==> flow/design.v <==
`timescale 1ns / 1ps
module I2C_Master(
input clk,
input reset,
input RW,
input [7:0] Data,
input [6:0] Addr,
output reg SDA,
output reg SCL
);
localparam IDLE = 3'b000; 
localparam START_BIT = 3'b001; 
localparam ADDR_WR = 3'b010; 
localparam ACK_WR = 3'b011; 
localparam DATA_WR = 3'b100; 
localparam DATA_RD = 3'b101;
localparam ACK_WR2 = 3'b110; 
localparam STOP_BIT = 3'b111; 
parameter delay_count = 2; 
reg [7:0]data_reg = 0;
reg[4:0] state; 
reg[4:0] count; 
reg[7:0] data; 
reg[3:0] cycle_count; 
reg [10:0]bit_count = 0; 
initial  
begin
	state <= IDLE;
	SDA <= 1;
	SCL <= 1;
	count <= 8'd0; 
	data <= 8'h00; 
end
always @(posedge clk or negedge reset) begin
    if (reset==1) 
	 begin
		case(state)
			IDLE: begin
				SDA <= 1;
				SCL <= 1;
				state <= START_BIT;
			end
			START_BIT: begin
				if(cycle_count < delay_count - 1)begin
					SDA <= 0;
					SCL <= 1;
					cycle_count <= cycle_count + 1;
					state <= START_BIT;
				end
				else
				begin
				cycle_count <= 0;
				state <= ADDR_WR;
				count<=0;
				cycle_count<= 0;
				end
			end 
			ADDR_WR: begin 
			    data_reg <= {Addr, RW};
				if(count < 8)begin
					if(cycle_count < delay_count -1)
						begin
						SDA <= data_reg[count];
						SCL <= ~SCL;
						cycle_count <= cycle_count + 1;
						state <= ADDR_WR;
						end
					else begin
					cycle_count <=0;
					count <= count + 1;
					state <= ADDR_WR;
					end
					end
				else
				begin
				state <= ACK_WR;
				count <=0;
				cycle_count <=0;
				end
			end 
			ACK_WR:begin 
				if(cycle_count < delay_count - 1)
				begin
                    SDA <= 0;
                    SCL <= ~SCL;
                    cycle_count <= cycle_count + 1;
                    state <= ACK_WR;
				end
				else begin
                    state <= RW ? DATA_RD : DATA_WR;
                    count <= 0;
                    cycle_count <=0;
			     end
			end 
			DATA_WR:begin 
				if(count < 8)begin
					if(cycle_count < delay_count -1)
						begin
						SDA <= data[count];
						SCL <= ~SCL;
						cycle_count <= cycle_count + 1;
						state <= DATA_WR;
						end
					else begin
                        cycle_count <=0;
                        count <= count + 1;
                        state <= DATA_WR;
					end
				end
				else
				begin
                    state <= ACK_WR2;
                    count <=0;
                    cycle_count <=0;
				end
			end 
			DATA_RD: begin
			     if(count < 8)                      
                   begin
                        if(cycle_count < delay_count -1)
                        begin
                            data_reg[bit_count] <= SDA;
                            SCL <= ~SCL;
                            cycle_count <= cycle_count + 1;
                            state <= DATA_RD;
                        end
                        else 
                        begin
                            cycle_count <=0;
                            count <= count + 1;
                            state <= DATA_RD;
                        end
                    end
                    else
                    begin
                        count <= 0;
                        cycle_count <= 0;
                        state <= ACK_WR2;          
                    end
			end
			ACK_WR2:begin 
				if(cycle_count < delay_count - 1)
				begin
                    SDA <= 0;
                    SCL <= ~SCL;
                    cycle_count <= cycle_count + 1;
                    state <= ACK_WR2;
				end
				else begin
                    state <= STOP_BIT;
                    count <= 0;
                    cycle_count <=0;
				end
			end 
			STOP_BIT:begin
				if(cycle_count <= delay_count - 1)
				    begin
                        SDA <= 1;
                        SCL <= 1;
                        cycle_count <= cycle_count + 1;
                    end
                    state <= IDLE; 
                    bit_count <= bit_count + 1;    
			     end	
	   endcase
	end
	else
	   state <=  IDLE;
end
endmodule
-- From RTL to reports: I2C_Master
Tool output for the design above, in the order of the flow.
Lines are those of the file above, counted from 1.
Operators carry their Yosys type and port widths (W data, S select, Z words).
Library cell names are shortened.
A cell with n/a has no value.
- top: I2C_Master
- clock port: clk
- cell library: sky130hd
- timing corner: tt_025C_1v80

-- Word level
Source: Yosys, flattened and elaborated, memories not mapped. Widths are those after wreduce. Registers that Yosys merges into a memory's read port (data or address) are not register bits. Print and check cells do not count. Equal cells are merged and count once.
- noted bits of input ports: 18
- noted flip-flop bits (word level): 35
- output and inout bits: 2
- $lt $le $gt $ge at 3
- noted shifts and indexed selects: 4
- noted bitwise gates (word level): 4
- add/subtract/negate cells at 4
- reduce/logical cells: 15
- multiplexer cells: 30
- noted eq/ne operators: 19
- operator list (cell ; number):
    $pmux W5 S8 ; 1
    $eq A5 B3 Y1 const B ; 4
    $ne A2 B2 Y1 const B ; 9
    $pmux W8 S2 ; 1
    $mux W8 ; 2
    $mux W5 ; 3
    $reduce_bool A7 Y1 ; 2
    $shift A1 B12 Y8 ; 1
    $shift A1 B12 Y8 const A ; 1
    $neg A11 Y12 ; 1
    $pmux W4 S3 ; 1
    $mux W1 ; 12
    $mux W4 ; 3
    $add A11 B1 Y11 const B ; 1
    $eq A5 B2 Y1 const B ; 2
    $pmux W5 S2 ; 1
    $pmux W1 S5 ; 2
    $reduce_and A4 Y1 ; 2
    $shiftx A8 B5 Y1 ; 1
    $shiftx A8 B5 Y1 const A ; 1
    $and A8 B8 Y8 ; 1
    $or A8 B8 Y8 ; 1
    $not A8 Y8 ; 1
    $reduce_and A8 Y1 ; 1
    $reduce_bool A8 Y1 ; 1
    $reduce_or A3 Y1 ; 2
    $reduce_bool A6 Y1 ; 1
    $mux W2 ; 3
Not listed: further kinds 16, cells in them 17.

-- Depth
Depth = most cells in a row (Yosys ltp): at word level without a register or memory, in the mapped netlist without a sequential cell, where the memories' decode and read muxes count.
- word-level depth at 8
- ABC_AREA at 0
- noted gate-level depth with buffers: 9

-- Netlist
Source: synth_stat.txt of the flow (Yosys; design flattened, memories mapped). It holds for the ABC_AREA given above (unset counts as 0); a run with the other value may have another netlist.
- cell types (cell type ; number):
    edfxtp_1 ; 30
    nor2_1 ; 35
    xnor2_1 ; 10
    dfrtp_1 ; 3
    ha_1 ; 6
    nand2_1 ; 20
    a31oi_1 ; 10
    xor2_1 ; 7
    o31ai_1 ; 8
    nand3_1 ; 10
    clkbuf_1 ; 12
    mux4_2 ; 2
    a211oi_1 ; 5
    inv_1 ; 10
    nand4_1 ; 6
    mux2i_1 ; 3
    o21ai_0 ; 6
    a21oi_1 ; 5
Other cell types: 38; their cells: 59.
- cell area after synthesis: 2333.5 um^2
- cells in the netlist: 247
- noted flip-flops: 33

-- Path before layout
Source: OpenSTA report_checks on the synthesized netlist (no wires, ideal clock, input and output delay 20% of the period each), path of least setup slack; recovery checks are left aside. Register names are those of the netlist, which keeps one name where synthesis merged equal registers.
- path kind: flip-flop to flip-flop
- from: register bit_count[1]
- to: register data_reg[0]
- noted arrival: 2.581 ns
- slack at 0.018 ns
- driving pins on the path at 10
- noted path delay: 2.733 ns
- noted time at the first pin: 0.000 ns
- clock period at 2.75 ns
- noted library setup time: 0.152 ns
- period reached after synthesis at 2.732 ns
"path delay" is the arrival time less input delay plus setup time.
"driving pins on the path": output pins that drive a net of the path, with the launching flip-flop's if there is one; two outputs of one cell count as two.
"period reached after synthesis" is the clock period less the worst setup slack; recovery checks do not enter. This is arithmetic on one report: input and output delays are still those of the set period (20% each).
Between the ends stands the longest chain of elaborated cells between them, by number of cells; it is not shown to be the way that was timed. Of several equally long chains one is given.
Each line given opens the expression or statement behind the cell; cells for indexed reads and writes are added by Yosys, which also makes memories of some case tables.
- path through: edfxtp_1 -> inv_1 -> ha_1 -> buf_2 -> nor4b_2 -> o311ai_0 -> o221a_2 -> mux2_4 -> or4b_1 -> a31oi_1
- length of the longest elaborated chain at 8
- RTL lines, path post-synthesis (item ; line ; RTL):
    start, declared ; 25 ; reg [10:0]bit_count = 0;
    start, assigned ; 163 ; bit_count <= bit_count + 1;
    $neg A11 Y12 ; 122 ; data_reg[bit_count] <= SDA;
    $shift A1 B12 Y8 ; 122 ;
    $not A8 Y8 ; 122 ;
    $and A8 B8 Y8 ; 122 ;
    $or A8 B8 Y8 ; 122 ;
    $mux W8 ; 120 ; if(cycle_count < delay_count -1)
    $mux W8 ; 118 ; if(count < 8)
    $pmux W8 S2 ; 37 ; case(state)
    end, assigned ; 59 ; data_reg <= {Addr, RW};
    end, assigned ; 122 ;
    end, declared ; 20 ; reg [7:0]data_reg = 0;

-- Timing after layout
Path of least setup slack in the final report of run 1 (OpenROAD, finished layout, wires in). Where an end is a register, its clock arrival counts in the times.
- path kind: flip-flop to flip-flop
- from: register bit_count[0]
- to: register data_reg[0]
- noted arrival: 3.35 ns
- clock period at 5.66 ns
- slack at 2.44 ns
- driving pins on the path at 10
- noted library setup time: 0.16 ns
- noted time at the first pin: 0.29 ns
Between the ends stands the longest chain of elaborated cells between them, by number of cells; it is not shown to be the way that was timed. Of several equally long chains one is given.
- path through: edfxtp_1 -> inv_1 -> ha_1 -> buf_2 -> nor4b_2 -> o311ai_0 -> o221a_2 -> mux2_4 -> or4b_1 -> a31oi_1
- length of the longest elaborated chain at 8
- RTL lines, path post-layout (item ; line ; RTL):
    start, declared ; 25 ; reg [10:0]bit_count = 0;
    start, assigned ; 163 ; bit_count <= bit_count + 1;
    $neg A11 Y12 ; 122 ; data_reg[bit_count] <= SDA;
    $shift A1 B12 Y8 ; 122 ;
    $not A8 Y8 ; 122 ;
    $and A8 B8 Y8 ; 122 ;
    $or A8 B8 Y8 ; 122 ;
    $mux W8 ; 120 ; if(cycle_count < delay_count -1)
    $mux W8 ; 118 ; if(count < 8)
    $pmux W8 S2 ; 37 ; case(state)
    end, assigned ; 59 ; data_reg <= {Addr, RW};
    end, assigned ; 122 ;
    end, declared ; 20 ; reg [7:0]data_reg = 0;

Data sheet: physical implementation of I2C_Master

2 stored runs of I2C_Master in the flow (synthesis by Yosys, layout by OpenROAD, sky130hd cells), in arbitrary order. Constraints: input delay and output delay 20% of the set period each, output load 0.01 pF.
"clock period reached" = clock period - worst setup slack. The figure is calculated, with input and output delays left at 20% of the set period.
"allowed time less slack (worst setup path)" means the part of the period allowed to the worst setup path (the constraints hold back 20% at inputs and 20% at outputs) less its slack; where the path has registers, the arrival times of their clocks count too.
By "overall power" is meant OpenSTA's value without simulated activity: inputs other than the clock are taken to toggle once in ten clock periods, and the tool carries that through the logic.

Run 1
Settings were period_ns = 5.66; CORE_UTILIZATION = 54; CORE_MARGIN = 2; CELL_PAD_IN_SITES_DETAIL_PLACEMENT = 1; GPL_TIMING_DRIVEN = 0; CAP_MARGIN = 20; SLEW_MARGIN = 20
- noted the final worst hold slack: 0.658 ns
- post-synthesis cell area: 2333.5 um^2
- noted the total negative slack on setup checks: 0.000 ns
- noted the die outline area: 4863.0 um^2
- allowed time less slack (worst setup path): 3.22 ns
- critical path type: flip-flop to flip-flop
- setup slack of the worst path at 2.443 ns
- standard-cell area after layout at 2597.5 um^2
- final utilization: 0.636
- clock period reached: 3.217 ns
- overall power at 1023 µW

Run 2
Settings were period_ns = 2.35; CORE_UTILIZATION = 56; SETUP_SLACK_MARGIN = 0.52; PLACE_DENSITY_LB_ADDON = 0.07; CORE_ASPECT_RATIO = 0.95; CELL_PAD_IN_SITES_GLOBAL_PLACEMENT = 2; ABC_AREA = 0; CTS_CLUSTER_SIZE = 22; CTS_CLUSTER_DIAMETER = 288; CAP_MARGIN = 20; CORE_MARGIN = 2; SLEW_MARGIN = 20
- not finished: placement ended with error FLW-0024
